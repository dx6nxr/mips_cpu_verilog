==> flow/design.v <==
module Division(
	input         clock,
	input         start,
	input  [N-1:0] a,
	input  [N-1:0] b,
	output [N-1:0] q,
	output [N-1:0] r
);
parameter N = 32;
reg [N-1:0] R, B, Q;
integer counter;
assign q = Q;
assign r = R;
  always @(posedge clock) begin
      if (start) begin
		counter = N;
		R <= 0;
		B <= b;
		Q <= a;
	  end
	  else if (counter >= 0) begin
		counter = counter - 1;
		R = {R[N-2:0], a[counter]};
			if (R < B) begin
				Q[counter] = 1'b0;
			end
			else begin
				Q[counter] = 1'b1;
				R = R - B;
			end
	  end
  end
endmodule
### Step by step through the tools: Division

The steps from the RTL of Division to its reports follow in flow order.
Line numbers count from 1 in the design file above.
Operators: Yosys type, input widths -> output width; for muxes data width and select width s.
Not given: --

* top module: Division
* clock port: clock
* library: sky130hd
* corner: tt_025C_1v80

### After elaboration

Source: Yosys, flattened and elaborated, memories not mapped. Widths are those after wreduce. Registers that Yosys merges into a memory's read port (data or address) are not register bits. Print and check cells do not count. Equal cells are merged and count once.

* flip-flop bits (word level): 128
* input port bits: 66

* add/sub/neg operators: 3
* $lt $le $gt $ge: 2
* shifts and indexed selects: 3
* multiplexer cells: 4
* bitwise operators: 4
* reductions and logical operators: 1

Operators by type and width (number)
* $mux 32: 4
* $shift 1x33->32 const A: 2
* $or 32x32->32: 2
* $neg 32->33: 1
* $ge 32x1->1 const B: 1
* $sub 32x2->32 const B: 1
* $sub 32x32->32: 1
* $lt 32x32->1: 1
* $and 32x32->32: 1
* $shiftx 32x32->1: 1
* $not 32->32: 1
* $reduce_bool 2->1: 1

### Logic depth

Depth = most cells in a row (Yosys ltp): at word level without a register or memory, in the mapped netlist without a sequential cell, where the memories' decode and read muxes count.

* depth in word-level cells: 9
* ABC_AREA: 1
* mapped depth: 35

### Netlist

Yosys stat after the flow's synthesis: flattened, memories mapped to cells. It holds for the ABC_AREA given above (unset counts as 0); a run with the other value may have another netlist.

Cell types (number)
* sky130_fd_sc_hd__edfxtp_1: 64
* sky130_fd_sc_hd__nand2_1: 421
* sky130_fd_sc_hd__dfxtp_1: 64
* sky130_fd_sc_hd__inv_1: 193
* sky130_fd_sc_hd__nor2_1: 140
* sky130_fd_sc_hd__nand3_1: 95
* sky130_fd_sc_hd__ha_1: 34
* sky130_fd_sc_hd__o21ai_0: 84
* sky130_fd_sc_hd__a21oi_1: 80
* sky130_fd_sc_hd__nand4_1: 48
* sky130_fd_sc_hd__o211ai_1: 36
* sky130_fd_sc_hd__nor2_4: 18
* sky130_fd_sc_hd__xor2_1: 18
* sky130_fd_sc_hd__clkbuf_1: 41
* sky130_fd_sc_hd__nor2_2: 21
* sky130_fd_sc_hd__nand2_2: 19
* sky130_fd_sc_hd__xnor2_1: 13
* sky130_fd_sc_hd__a31oi_1: 15

Not listed: further types 27, cells in them 105.

* mapped cells: 1509
* synthesis area: 10057.1 µm²
* sequential area: 3203.1 µm²
* flip-flops: 128
* buffers: 50

### Path before layout

OpenSTA on the mapped netlist: ideal clock, no wires. The path of least setup slack (recovery checks aside). Input and output delay are each 20% of the period. Register names are those of the netlist, which keeps one name where synthesis merged equal registers.

* path kind: register to register
* start point: register counter[0]
* end point: register (name not given)
* clock period: 6.39 ns
* time at the first pin: 0.000 ns
* arrival: 4.967 ns
* setup slack: 1.292 ns
* delay of the path: 5.099 ns
* stages: 30
* path buffers: 4
* synthesis period reached: 5.098 ns

"delay of the path" is the arrival time less input delay plus setup time.
"stages" counts driving pins, that of a launching flip-flop among them; a cell with two outputs on the path counts twice.
"synthesis period reached" is the clock period less the worst setup slack; recovery checks do not enter. This is arithmetic on one report: input and output delays are still those of the set period (20% each).

* cell sequence: sky130_fd_sc_hd__dfxtp_1 > sky130_fd_sc_hd__buf_2 > sky130_fd_sc_hd__clkinv_2 > sky130_fd_sc_hd__clkbuf_1 > sky130_fd_sc_hd__ha_1 > sky130_fd_sc_hd__inv_1 > sky130_fd_sc_hd__clkbuf_1 > sky130_fd_sc_hd__o21ai_0 > sky130_fd_sc_hd__o221ai_1 > sky130_fd_sc_hd__o211ai_1 > sky130_fd_sc_hd__nand3_1 > sky130_fd_sc_hd__nand2_1 > sky130_fd_sc_hd__a31oi_1 > sky130_fd_sc_hd__inv_1 > sky130_fd_sc_hd__ha_1 > sky130_fd_sc_hd__fa_1 > sky130_fd_sc_hd__o21ai_0 > sky130_fd_sc_hd__a21oi_1 > sky130_fd_sc_hd__o21ai_0 > sky130_fd_sc_hd__inv_1 > sky130_fd_sc_hd__o21ai_0 > sky130_fd_sc_hd__nand2_1 > sky130_fd_sc_hd__nand2_1 > sky130_fd_sc_hd__nand4_1 > sky130_fd_sc_hd__nand2_1 > sky130_fd_sc_hd__inv_1 > sky130_fd_sc_hd__nor2_1 > sky130_fd_sc_hd__buf_2 > sky130_fd_sc_hd__nand4_1 > sky130_fd_sc_hd__nand2_1

RTL lines, path after synthesis
* from (decl): line 11 `integer counter;`
* from (assign): line 16 `counter = N;`
* from (assign): line 22 `counter = counter - 1;`

No chain of elaborated cells between the ends is given.

### Path in the finished layout

Path of least setup slack in the final report of job 1 (OpenROAD, finished layout, wires in). Where an end is a register, its clock arrival counts in the times.

* path kind: input to register
* start point: input a[0]
* end point: register R[22]
* clock period: 5.24 ns
* time at the first pin: 1.05 ns
* arrival: 5.09 ns
* setup slack: 0.54 ns
* stages: 28
* path buffers: 3

Between the ends stands the longest chain of elaborated cells between them, by number of cells; it is not shown to be the way that was timed. Of several equally long chains one is given.
A line is the first line of the expression or statement that the cell stems from. Yosys adds cells for indexed reads and writes and turns some case tables into memories.
A register here has more assigning lines than the two given.

* cell sequence: sky130_fd_sc_hd__clkdlybuf4s50_1 > sky130_fd_sc_hd__nor2_1 > sky130_fd_sc_hd__o221ai_1 > sky130_fd_sc_hd__nand3_1 > sky130_fd_sc_hd__nand3_1 > sky130_fd_sc_hd__nand2_1 > sky130_fd_sc_hd__a31oi_2 > sky130_fd_sc_hd__inv_1 > sky130_fd_sc_hd__ha_1 > sky130_fd_sc_hd__fa_1 > sky130_fd_sc_hd__o21ai_1 > sky130_fd_sc_hd__a21oi_1 > sky130_fd_sc_hd__o21ai_1 > sky130_fd_sc_hd__buf_4 > sky130_fd_sc_hd__nand3_1 > sky130_fd_sc_hd__nand2_1 > sky130_fd_sc_hd__nand2_1 > sky130_fd_sc_hd__nand2_1 > sky130_fd_sc_hd__nand2_1 > sky130_fd_sc_hd__nand2_1 > sky130_fd_sc_hd__nand2_1 > sky130_fd_sc_hd__nand2_1 > sky130_fd_sc_hd__buf_4 > sky130_fd_sc_hd__xor2_1 > sky130_fd_sc_hd__a21oi_1 > sky130_fd_sc_hd__o21ai_0 > sky130_fd_sc_hd__o211ai_1 > sky130_fd_sc_hd__inv_1
* length of the longest elaborated chain: 3
* elaborated cells on any way between the ends: 4
* RTL lines with such cells: 3

RTL lines, path post-layout
* from (decl): line 4 `input [N-1:0] a,`
* $shiftx 32x32->1: line 23 `R = {R[N-2:0], a[counter]};`
* $sub 32x32->32: line 29 `R = R - B;`
* $mux 32: line 24 `if (R < B) begin`
* to (assign): line 23
* to (assign): line 29
* to (decl): line 10 `reg [N-1:0] R, B, Q;`

Memo
Re: implementation data of Division

Design Division on sky130hd. What follows are 2 stored runs of the flow, each under its own settings; their order means nothing. The constraints put input and output delay at 20% of the set period each and load the outputs with 0.01 pF.
"achieved period" is the run's clock period less its worst setup slack. It is reckoned from that one timing run; input and output delays stay at 20% of the period that was set.
"time of the worst setup path" is the time allowed to the run's worst setup path (the clock period less input and output delay, where it has them) less its slack. Clock arrival times count: a late capture clock shortens it, a late launch clock lengthens it.
"total power of the final layout": no workload was simulated; the value follows from the tool's default switching activity.

### Job 1

Settings: `period_ns=5.24`, `CORE_UTILIZATION=31`, `PLACE_DENSITY_LB_ADDON=0.13`, `CORE_ASPECT_RATIO=1.74`, `CORE_MARGIN=9`, `CELL_PAD_IN_SITES_DETAIL_PLACEMENT=0`, `TNS_END_PERCENT=95`, `ABC_AREA=1`, `GPL_ROUTABILITY_DRIVEN=1`, `MIN_ROUTING_LAYER=met2`, `MAX_ROUTING_LAYER=met5`, `CAP_MARGIN=20`, `SLEW_MARGIN=20`

- Sum of negative setup slack: 0.000 ns
- Netlist area reported by Yosys: 10,057.1 µm²
- Achieved period: 4.701 ns
- Time of the worst setup path: 3.65 ns
- Critical path type: input to register
- Area of the die: 39,500.2 µm²
- Setup slack of the worst path: 0.539 ns
- Worst hold slack in the final report: 0.517 ns
- Standard-cell area after layout: 12,532.0 µm²
- Utilization after layout: 39.3%
- Total power of the final layout: 9.893 mW

### Job 2

Settings: `period_ns=7.37`, `CORE_UTILIZATION=42`, `CAP_MARGIN=20`, `CORE_MARGIN=2`, `SLEW_MARGIN=20`

- Sum of negative setup slack: 0.000 ns
- Netlist area reported by Yosys: 9,651.8 µm²
- Achieved period: 6.152 ns
- Time of the worst setup path: 4.68 ns
- Critical path type: input to register
- Area of the die: 24,208.2 µm²
- Setup slack of the worst path: 1.218 ns
- Worst hold slack in the final report: 0.515 ns
- Standard-cell area after layout: 11,661.2 µm²
- Utilization after layout: 51.7%
- Total power of the final layout: 4.851 mW
